==> flow/design.v <==
`timescale 1ns / 1ps
module axilite(
    input clk, reset, trigger, ARREADY, RVALID, AWREADY, WREADY, BVALID,
    input[4:0] length,
    input[31:0] source_address, destination_address, RDATA,
    output reg done, ARVALID, RREADY, AWVALID, WVALID, BREADY,
    output reg[31:0] ARADDR, AWADDR, WDATA,
    output reg[4:0] r_count, w_count);
    parameter READ_NONE=3'b000,
              READ_ADDR=3'b001,
              READ_DATA=3'b010,
              READ_STORE=3'b011,
              READ_DONE=3'b100;
    parameter WRITE_NONE=3'b000,          
              WRITE_ADDR=3'b001,
              WRITE_DATA=3'b010,
              WRITE_VALID=3'b011,
              WRITE_DONE=3'b100;
    reg [2:0] r_state, w_state;
    reg fifo_rd, fifo_wr;
    wire fifo_full, fifo_empty;
    wire [31:0] fifo_data;
    FIFO fifom(.clk(clk), .reset(reset), .FIFO_RD(fifo_rd), .FIFO_WR(fifo_wr), .RDATA(RDATA), .FIFO_EMPTY(fifo_empty), .FIFO_FULL(fifo_full),
                .DATA_OUT(fifo_data));
    always @(posedge clk) begin
        if(reset) begin
            r_state<= READ_NONE;
            RREADY<=0;
            fifo_wr<=0;
            r_count<= length>>2;
         end
         else begin
            case(r_state)
            READ_NONE: begin
                       if(trigger) begin
                        ARADDR<= source_address;
                        ARVALID<=1;
                        RREADY<=1;
                        r_state<= READ_ADDR; end
                       end
            READ_ADDR: begin
                       if(ARREADY) begin
                       ARVALID<=0;
                       r_state<= READ_DATA; end
                       end 
            READ_DATA: begin
                       if(RVALID && !fifo_full) begin
                       fifo_wr<=1;
                       r_state<= READ_STORE; end
                       end 
            READ_STORE: begin
                         r_count<=r_count-1;
                         r_state<=READ_DONE;
                        end
            READ_DONE: begin
                       fifo_wr<=0;
                       if(r_count==0)
                        RREADY<=0;
                       else begin
                        ARADDR<=ARADDR+4; 
                        r_state<=READ_ADDR; end
                       end
            endcase
        end
   end 
   always @(posedge clk) begin
           if(reset) begin
            w_state<= WRITE_NONE;
            AWVALID<=0;
            WVALID<=0;
            BREADY<=0;
            fifo_rd<=0;
            done<=0;
            w_count<= length>>2;
           end
           else begin 
            case(w_state)
            WRITE_NONE: begin
                         if(trigger) begin
                          AWADDR<=destination_address;
                          AWVALID<=1;
                          WVALID<=1;
                          BREADY<=1;
                          w_state<=WRITE_ADDR; end
                         end
            WRITE_ADDR: begin
                         if(AWREADY) begin
                          AWVALID<=0;
                         end
                         if(WREADY && !fifo_empty) begin 
                          WVALID<=0;
                          fifo_rd<=1; 
                          w_state<=WRITE_DATA; end
                         end
            WRITE_DATA: begin
                         if(BVALID) begin
                          w_count<=w_count-1;
                          w_state<=WRITE_VALID; end
                        end
            WRITE_VALID: begin
                         WDATA<=fifo_data;
                         fifo_rd<=0;
                         w_state<=WRITE_DONE;
                         end
            WRITE_DONE: begin
                         if(w_count==0) begin
                          BREADY<=0;
                          done<=1;end
                         else begin
                          AWADDR<=AWADDR+4;
                          w_state<=WRITE_ADDR; end
                        end
            endcase
      end
     end
endmodule
module FIFO(
    input clk, reset, FIFO_RD, FIFO_WR,
    input [31:0] RDATA,
    output reg FIFO_EMPTY, FIFO_FULL,
    output reg[31:0] DATA_OUT);
    reg[3:0] fifo_depth;
    reg[31:0] fifo_mem[0:15];
    reg[3:0] n,m;
    integer i;
    always @(posedge clk) begin
    if(reset) begin
                n<=0;
                m<=0;
                fifo_depth<=0;
                FIFO_EMPTY<=1'b1;
                FIFO_FULL<=1'b0;
                for (i=0; i<16; i=i+1) begin
                fifo_mem[i]<=0; 
                end
               end
    else begin
            FIFO_EMPTY<= (fifo_depth==0);
            FIFO_FULL<= (fifo_depth==15);
            if(!FIFO_FULL && FIFO_WR)
                begin
                    fifo_mem[n]<=RDATA;
                    n<=(n==15)? 0:n+1;
                    if(fifo_depth<15) fifo_depth<=fifo_depth+1;
                end
            if( !FIFO_EMPTY && FIFO_RD )
                begin
                    DATA_OUT<=fifo_mem[m];
                    m<=(m==15)? 0:m+1;
                    if(fifo_depth>0) fifo_depth<=fifo_depth-1;
                end
          end
     end 
endmodule 
## Step by step through the tools: axilite

The steps from the RTL of axilite to its reports follow in flow order.
Line numbers count from 1 in the design file above.
Library cell names are shortened.
Not given: n/a

| inputs | value |
|---|---|
| design top | axilite |
| clock | clk |
| standard-cell library | sky130hd |
| library corner | tt_025C_1v80 |

## After elaboration

Counts by Yosys on the flattened word-level netlist (proc, flatten, opt, wreduce; memories kept). Register bits leave out memories and registers merged into their read ports (data or address). Print and check cells are left out. Cells with the same type and inputs are merged into one.
Yosys's memory passes give these memory sizes; they may raise the number of words (mostly to a power of two), join words into wider ones and drop unused or constant bits.

| cells by class | value |
|---|---|
| add/sub/neg operators | 8 |
| magnitude comparators | 2 |
| equal/unequal tests | 22 |
| muxes and demuxes | 48 |
| bitwise logic cells | 1 |
| reduce/logical cells | 37 |

Operators with widths:

| kind | count |
|---|---|
| 32-bit 2-to-1 mux | 6 |
| 32-bit parallel mux with 2-bit select | 2 |
| 32-bit by 3-bit adder with 32-bit output with constant B | 2 |
| 4-bit 2-to-1 mux | 8 |
| 3-bit parallel mux with 5-bit select | 2 |
| 3-bit 2-to-1 mux | 9 |
| 2-bit inequality test with constant B | 11 |
| 2-bit nonzero test | 9 |
| 5-bit 2-to-1 mux | 3 |
| 1-bit parallel mux with 2-bit select | 7 |
| 2-bit AND reduction | 6 |
| 3-bit by 2-bit == test with 1-bit output with constant B | 4 |
| 3-bit AND reduction | 4 |
| 4-bit by 1-bit adder with 4-bit output with constant B | 3 |
| 4-bit == test with constant B | 3 |
| 4-bit AND reduction | 3 |
| 1-bit 2-to-1 mux | 11 |
| 5-bit by 1-bit subtractor with 5-bit output with constant B | 2 |
| 5-bit logical NOT | 2 |
| 5-bit AND reduction | 2 |
| 5-bit nonzero test | 2 |
| 3-bit by 1-bit == test with 1-bit output with constant B | 2 |
| 3-bit == test with constant B | 2 |
| 3-bit logical NOT | 2 |
| 1-bit logical AND | 4 |
| 4-bit by 1-bit subtractor with 4-bit output with constant B | 1 |
| 4-bit by 1-bit > comparator with 1-bit output with constant B | 1 |
| 4-bit less-than comparator with constant B | 1 |

Not listed: further kinds 3, cells in them 4.

| storage and ports | value |
|---|---|
| bits in registers | 134 |
| memory bits (writable) | 512 |
| memories | 1 |
| bits of input ports | 109 |
| output and inout port bits | 112 |
| elaborated cells | 141 |

Memories:

| memory | depth | bits a word | RTL line | text |
|---|---|---|---|---|
| fifom.fifo_mem | 16 | 32 | 123 | `reg[31:0] fifo_mem[0:15];` |

## Longest topological paths

Yosys ltp: most cells in a row. Word level: on the elaborated netlist, between registers, memories and ports. Mapped: between sequential cells and ports; inverters and the memories' decode and read muxes count.

| logic depth | value |
|---|---|
| depth in word-level cells | 5 |
| ABC_AREA | 1 |
| depth in mapped cells | 11 |
| mapped depth without buffers | 10 |

## After synthesis

Source: synth_stat.txt of the flow (Yosys; design flattened, memories mapped). It holds for the ABC_AREA given above (unset counts as 0); a run with the other value may have another netlist.
The area totals of this step are shown rounded.

| synthesis totals | value |
|---|---|
| cell count | 3157 |
| mapped area | 30800 um2 |
| sequential area | 20100 um2 |
| flip-flops | 682 |
| buffers | 201 |

Cell types:

| type | count | area in all (um2) |
|---|---|---|
| edfxtp_1 | 647 | 1.94E+04 |
| nor2_1 | 1001 | 3.76E+03 |
| nand2_1 | 522 | 1.96E+03 |
| o21ai_0 | 288 | 1.44E+03 |
| dfxtp_1 | 35 | 700.672 |
| inv_1 | 150 | 563.04 |
| clkbuf_1 | 128 | 480.461 |
| o211ai_1 | 64 | 480.461 |
| nand3_1 | 84 | 420.403 |
| o21ai_1 | 44 | 220.211 |
| xor2_1 | 25 | 218.96 |
| buf_6 | 19 | 213.955 |
| o22ai_1 | 33 | 206.448 |
| buf_2 | 41 | 205.197 |
| ha_1 | 13 | 162.656 |
| a21oi_1 | 22 | 110.106 |
| xnor2_1 | 7 | 61.309 |
| buf_4 | 6 | 45.043 |

Other cell types: 14; their cells: 28.

## Path before layout

OpenSTA on the mapped netlist: ideal clock, no wires. The path of least setup slack (recovery checks aside). Input and output delay are each 20% of the period. Register names are those of the netlist, which keeps one name where synthesis merged equal registers.

| timing after synthesis | value |
|---|---|
| kind | input to register |
| start point | input reset |
| end point | register ARADDR[10] |
| period | 4.56 ns |
| input delay | 0.912 ns |
| setup time | 0.455 ns |
| launch time at the first pin | 0.912 ns |
| arrival | 3.396 ns |
| required time | 4.105 ns |
| setup slack | 0.710 ns |
| path delay | 2.939 ns |
| driving pins on the path | 4 |
| buffers on the path | 1 |
| synthesis period reached | 3.85 ns |

"path delay" = arrival - input delay + setup time.
"driving pins on the path" counts driving pins, that of a launching flip-flop among them; a cell with two outputs on the path counts twice.
"synthesis period reached" = period - worst setup slack (recovery checks aside). The figure is calculated, with input and output delays left at 20% of the set period.
Between the ends stands the longest chain of elaborated cells between them, by number of cells; it is not shown to be the way that was timed. Of several equally long chains one is given.
A line is the first line of the expression or statement that the cell stems from. Yosys adds cells for indexed reads and writes and turns some case tables into memories.

| on the way, after synthesis | value |
|---|---|
| path through | buf_2 > inv_1 > o21ai_0 > nor3_1 |
| cells in the longest elaborated chain | 2 |
| elaborated cells between the ends (all ways) | 2 |
| source lines of those cells | 0 |
| classes of those cells | logic (1); reduce/logical (1) |

Ends and longest elaborated chain, after synthesis:

| item | RTL line | text |
|---|---|---|
| start, declared | 3 | `input clk, reset, trigger, ARREADY, RVALID, AWREADY, WREADY, BVALID,` |
| 1-bit inverter | n/a |  |
| 4-bit AND reduction | n/a |  |
| end, assigned | 36 | `ARADDR<= source_address;` |
| end, assigned | 60 | `ARADDR<=ARADDR+4;` |
| end, declared | 7 | `output reg[31:0] ARADDR, AWADDR, WDATA,` |

## Timing after layout

From the final timing report of flow run A: the path of least setup slack in the routed layout; clock arrival at registers is part of the times.

| timing after layout | value |
|---|---|
| kind | input to register |
| start point | input reset |
| end point | memory fifom.fifo_mem[0][6] |
| period | 6.8 ns |
| input delay | 1.36 ns |
| setup time | 0.32 ns |
| launch time at the first pin | 1.36 ns |
| arrival | 4.09 ns |
| required time | 7.14 ns |
| setup slack | 3.05 ns |
| driving pins on the path | 9 |
| buffers on the path | 4 |

Between the ends stands the longest chain of elaborated cells between them, by number of cells; it is not shown to be the way that was timed. Of several equally long chains one is given.
The path ends at the enable pin of a flip-flop; only ways to that pin are counted.

| on the way, after layout | value |
|---|---|
| path through | clkdlybuf4s50_1 > buf_4 > nor2_4 > inv_2 > nor2_2 > nand2_1 > buf_4 > nand2_2 > buf_4 |
| cells in the longest elaborated chain | 1 |
| elaborated cells between the ends (all ways) | 3 |
| source lines of those cells | 1 |
| classes of those cells | mux (3) |

Ends and longest elaborated chain, after layout:

| item | RTL line | text |
|---|---|---|
| start, declared | 3 | `input clk, reset, trigger, ARREADY, RVALID, AWREADY, WREADY, BVALID,` |
| 4-bit 2-to-1 mux | 127 | `if(reset) begin` |
| end, declared | 123 | `reg[31:0] fifo_mem[0:15];` |

Hand-over note for axilite

Settings and measured results of 2 stored flow runs for module axilite (sky130hd), not sorted in any way. The constraints put input and output delay at 20% of the set period each and load the outputs with 0.01 pF.
By "period reached" is meant the clock period of the run minus its worst setup slack. This is arithmetic on one report: input and output delays are still those of the set period (20% each).
"allowed time less slack (worst setup path)": the worst setup path's part of the clock period (all of it between registers, 20% less for each end at a port) less its slack. A launch clock that arrives late makes it longer, a capture clock that arrives late makes it shorter.
"power consumption": no workload was simulated; the value follows from the tool's default switching activity.
Results are given in rounded form.

#### Flow run A

| setting | value |
|---|---|
| period_ns | `6.8` |
| CORE_UTILIZATION | `20` |
| SETUP_SLACK_MARGIN | `1.96` |
| PLACE_DENSITY_LB_ADDON | `0.03` |
| CELL_PAD_IN_SITES_GLOBAL_PLACEMENT | `0` |
| ABC_AREA | `1` |
| GPL_ROUTABILITY_DRIVEN | `0` |
| CTS_CLUSTER_DIAMETER | `347` |
| CAP_MARGIN | `10` |
| CORE_MARGIN | `2` |
| SLEW_MARGIN | `20` |

| result | value |
|---|---|
| utilization after layout | 0.247 |
| period reached | 3.747 ns |
| standard-cell area after layout | 38000 um2 |
| total negative slack | 0.000 ns |
| allowed time less slack (worst setup path) | 2.39 ns |
| class of the worst setup path | input to register |
| overall die area | 157000 um2 |
| worst hold slack in the final report | 0.418 ns |
| lowest setup slack | 3.05 ns |
| cell area after synthesis | 30800 um2 |
| power consumption | 0.0099 W |

#### Flow run B

| setting | value |
|---|---|
| period_ns | `3.31` |
| CAP_MARGIN | `20` |
| CORE_MARGIN | `2` |
| CORE_UTILIZATION | `40` |
| SLEW_MARGIN | `20` |

| result | value |
|---|---|
| overall die area | 79100 um2 |
| allowed time less slack (worst setup path) | 2.57 ns |
| class of the worst setup path | register to register |
| power consumption | 0.0184 W |
| cell area after synthesis | 30800 um2 |
| standard-cell area after layout | 37100 um2 |
| worst hold slack in the final report | 0.406 ns |
| utilization after layout | 0.487 |
| lowest setup slack | 0.743 ns |
| period reached | 2.567 ns |
| total negative slack | 0.000 ns |

End of note.
